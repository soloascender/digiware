==> flow/design.v <==
module rotator(clk, load, enable, data, q);
  input clk, load;
  input [1:0] enable;
  input [99:0] data;
  output reg [99:0] q;
  reg temp;
  integer i;
  always @(posedge clk) 
    begin
      if(load)
        q <= data;
      else
        begin
          case(enable)
            2'b00 : q = q;
            2'b11 : q = q;
            2'b01 : begin
              temp = q[99];
              for(i=99; i>0; i=i-1) begin
                q[i] <= q[i-1];
              end
              q[0] = temp;
            end
            2'b10 : begin
              temp = q[0];
              for(i=0; i<99; i=i+1) begin
                q[i] <= q[i+1];
              end
              q[99] = temp;
            end
          endcase  
        end
    end
endmodule
* Step by step through the tools: rotator *
The steps from the RTL of rotator to its reports follow in flow order.
Line numbers count from 1 in the design file above.
Operators carry their Yosys type and port widths (W data, S select, Z words).
Library cell names are shortened.
Not given: n/a

inputs
  top module = rotator
  clock input = clk
  cell library = sky130hd
  library corner = tt_025C_1v80

* Word level *
Source: Yosys, flattened and elaborated, memories not mapped. Widths are those after wreduce. Registers that Yosys merges into a memory's read port (data or address) are not register bits. Print and check cells do not count. Equal cells are merged and count once.

bit counts
  word width x clocked read ports = 0
  output and inout port bits = 100
  bits of input ports = 104
  word-level cells = 108
  latch bits = 0
  ROM bits = 0
  bits in writable memories = 0
  memories kept = 0
  register bits after elaboration = 100

cells by class
  bitwise operators = 0
  equality and inequality tests = 4
  div/mod/pow operators = 0
  shifts and indexed selects = 0
  reduce/logical cells = 2
  add/sub/neg operators = 0
  $mul = 0
  multiplexer cells = 101
  $lt $le $gt $ge = 0

operators by type and width
  kind                  count
  $pmux W1 S2           100
  $mux W100             1
  $eq A2 B2 Y1 const B  2
  $eq A2 B1 Y1 const B  1
  $ne A2 B1 Y1 const B  1
  $logic_not A2 Y1      1
  $reduce_or A2 Y1      1

* Logic depth *
Longest topological path by Yosys (ltp), each cell counted once; first at word level (registers and memories cut), then after technology mapping (sequential cells cut; the memories' decode and read muxes count).

depth
  depth in word-level cells = 3
  ABC_AREA = 0
  gate-level depth with buffers = 7
  gate-level depth less buffers = 4

* Synthesis result *
Source: synth_stat.txt of the flow (Yosys; design flattened, memories mapped). It holds for the ABC_AREA given above (unset counts as 0); a run with the other value may have another netlist.
The area totals of this step are shown rounded.

synthesis totals
  sequential part of the area = 3000 um2
  flip-flops = 100
  cell count = 438
  buffers = 34
  cell area after synthesis = 5100 um2

cell types
  type      count  total area (um2)
  edfxtp_1  100    3002.88
  mux2i_1   100    1000.96
  nand2_1   100    375.36
  o21ai_0   60     300.288
  o21ai_1   40     200.192
  buf_12    4      80.077
  clkbuf_1  20     75.072
  buf_4     6      45.043
  ha_1      2      25.024
  buf_2     3      15.014
  buf_8     1      15.014
  nand2b_1  1      6.256
  inv_1     1      3.754

* Path before layout *
Source: OpenSTA report_checks on the synthesized netlist (no wires, ideal clock, input and output delay 20% of the period each), path of least setup slack; recovery checks are left aside. Register names are those of the netlist, which keeps one name where synthesis merged equal registers.

timing after synthesis
  path type = input port to flip-flop
  start = input load
  end = register q[0]
  arrival time = 4.226 ns
  data required time = 7.494 ns
  stages on the path = 2
  path delay = 3.108 ns
  clock period = 7.97 ns
  input delay = 1.594 ns
  setup time = 0.476 ns
  path slack = 3.268 ns
  synthesis period reached = 4.702 ns

"path delay" is the arrival time less input delay plus setup time.
"stages on the path" counts driving pins, that of a launching flip-flop among them; a cell with two outputs on the path counts twice.
"synthesis period reached" = period - worst setup slack (recovery checks aside). The figure is calculated, with input and output delays left at 20% of the set period.
Between the ends stands the longest chain of elaborated cells between them, by number of cells; it is not shown to be the way that was timed. Of several equally long chains one is given.
A line is the first line of the expression or statement that the cell stems from. Yosys adds cells for indexed reads and writes and turns some case tables into memories.
At most two assigning lines are given for a register; there are more.
Only ways into the end's enable, where the timed path ends, are counted here.

on the way, after synthesis
  cells stage by stage = buf_2 nand2b_1
  cells in the longest elaborated chain = 1

ends and longest elaborated chain, after synthesis
  element          line  text
  start, declared  2     input clk, load;
  $ne A2 B1 Y1     n/a
  end, assigned    11    q <= data;
  end, assigned    15    2'b00 : q = q;
  end, declared    5     output reg [99:0] q;

* Worst path after layout *
From the final timing report of run A: the path of least setup slack in the routed layout; clock arrival at registers is part of the times.

timing post-layout
  path type = input port to flip-flop
  start = input enable[1]
  end = register q[48]
  path slack = 1.44 ns
  data required time = 4.06 ns
  input delay = 0.80 ns
  stages on the path = 5
  arrival time = 2.62 ns
  clock period = 4.0 ns
  setup time = 0.28 ns

Between the ends stands the longest chain of elaborated cells between them, by number of cells; it is not shown to be the way that was timed. Of several equally long chains one is given.
At most two assigning lines are given for a register; there are more.
Ways into the end's enable are left out, as the timed path ends at the data pin.

on the way, post-layout
  cells stage by stage = clkdlybuf4s50_1 ha_4 buf_12 mux2i_1 o21ai_0
  cells in the longest elaborated chain = 3

ends and longest elaborated chain, post-layout
  element          line  text
  start, declared  3     input [1:0] enable;
  $eq A2 B2 Y1     14    case(enable)
  $pmux W1 S2      14
  $mux W100        10    if(load)
  end, assigned    11    q <= data;
  end, assigned    15    2'b00 : q = q;
  end, declared    5     output reg [99:0] q;

Wiki page: rotator / flow data

Measured data: module rotator, platform sky130hd, 2 stored runs of the flow under differing settings, order arbitrary. Input and output delays are each 20% of the period that was set; the output load is 0.01 pF.
"period achieved": clock period set for the run, less the worst setup slack. It is reckoned from that one timing run; input and output delays stay at 20% of the period that was set.
"worst setup path time" = time allowed to the worst setup path (clock period - input delay - output delay, where it has them) - its slack; a late launch clock adds to it, a late capture clock takes from it.
By "power consumption" is meant OpenSTA's value without simulated activity: inputs other than the clock are taken to toggle once in ten clock periods, and the tool carries that through the logic.
The results are shown rounded.
Settings: n/a = not set for that run.

item                                          run A                    run B
period_ns                                     4.0                      6.93
CORE_UTILIZATION                              59                       18
SETUP_SLACK_MARGIN                            0.15                     n/a
CORE_ASPECT_RATIO                             0.6                      n/a
TNS_END_PERCENT                               45                       n/a
CTS_CLUSTER_DIAMETER                          139                      254
MIN_ROUTING_LAYER                             met1                     n/a
CAP_MARGIN                                    20                       20
CORE_MARGIN                                   2                        10
SLEW_MARGIN                                   20                       20
PLACE_DENSITY_LB_ADDON                        n/a                      0.04
CELL_PAD_IN_SITES_DETAIL_PLACEMENT            n/a                      2
ABC_AREA                                      n/a                      1
GPL_TIMING_DRIVEN                             n/a                      0
total negative setup slack (ns)               0.000                    0.000
utilization in the final report (%)           88                       28
period achieved (ns)                          2.563                    3.303
power consumption (mW)                        3.0                      1.8
chip area in the Yosys report (um2)           5100                     5700
worst setup path time (ns)                    1.76                     1.92
critical path kind                            input port to flip-flop  input port to flip-flop
die size (um2)                                9500                     39000
worst hold slack in the final report (ns)     0.67                     0.67
smallest setup slack (ns)                     1.4                      3.6
standard-cell area of the final layout (um2)  7400                     8500
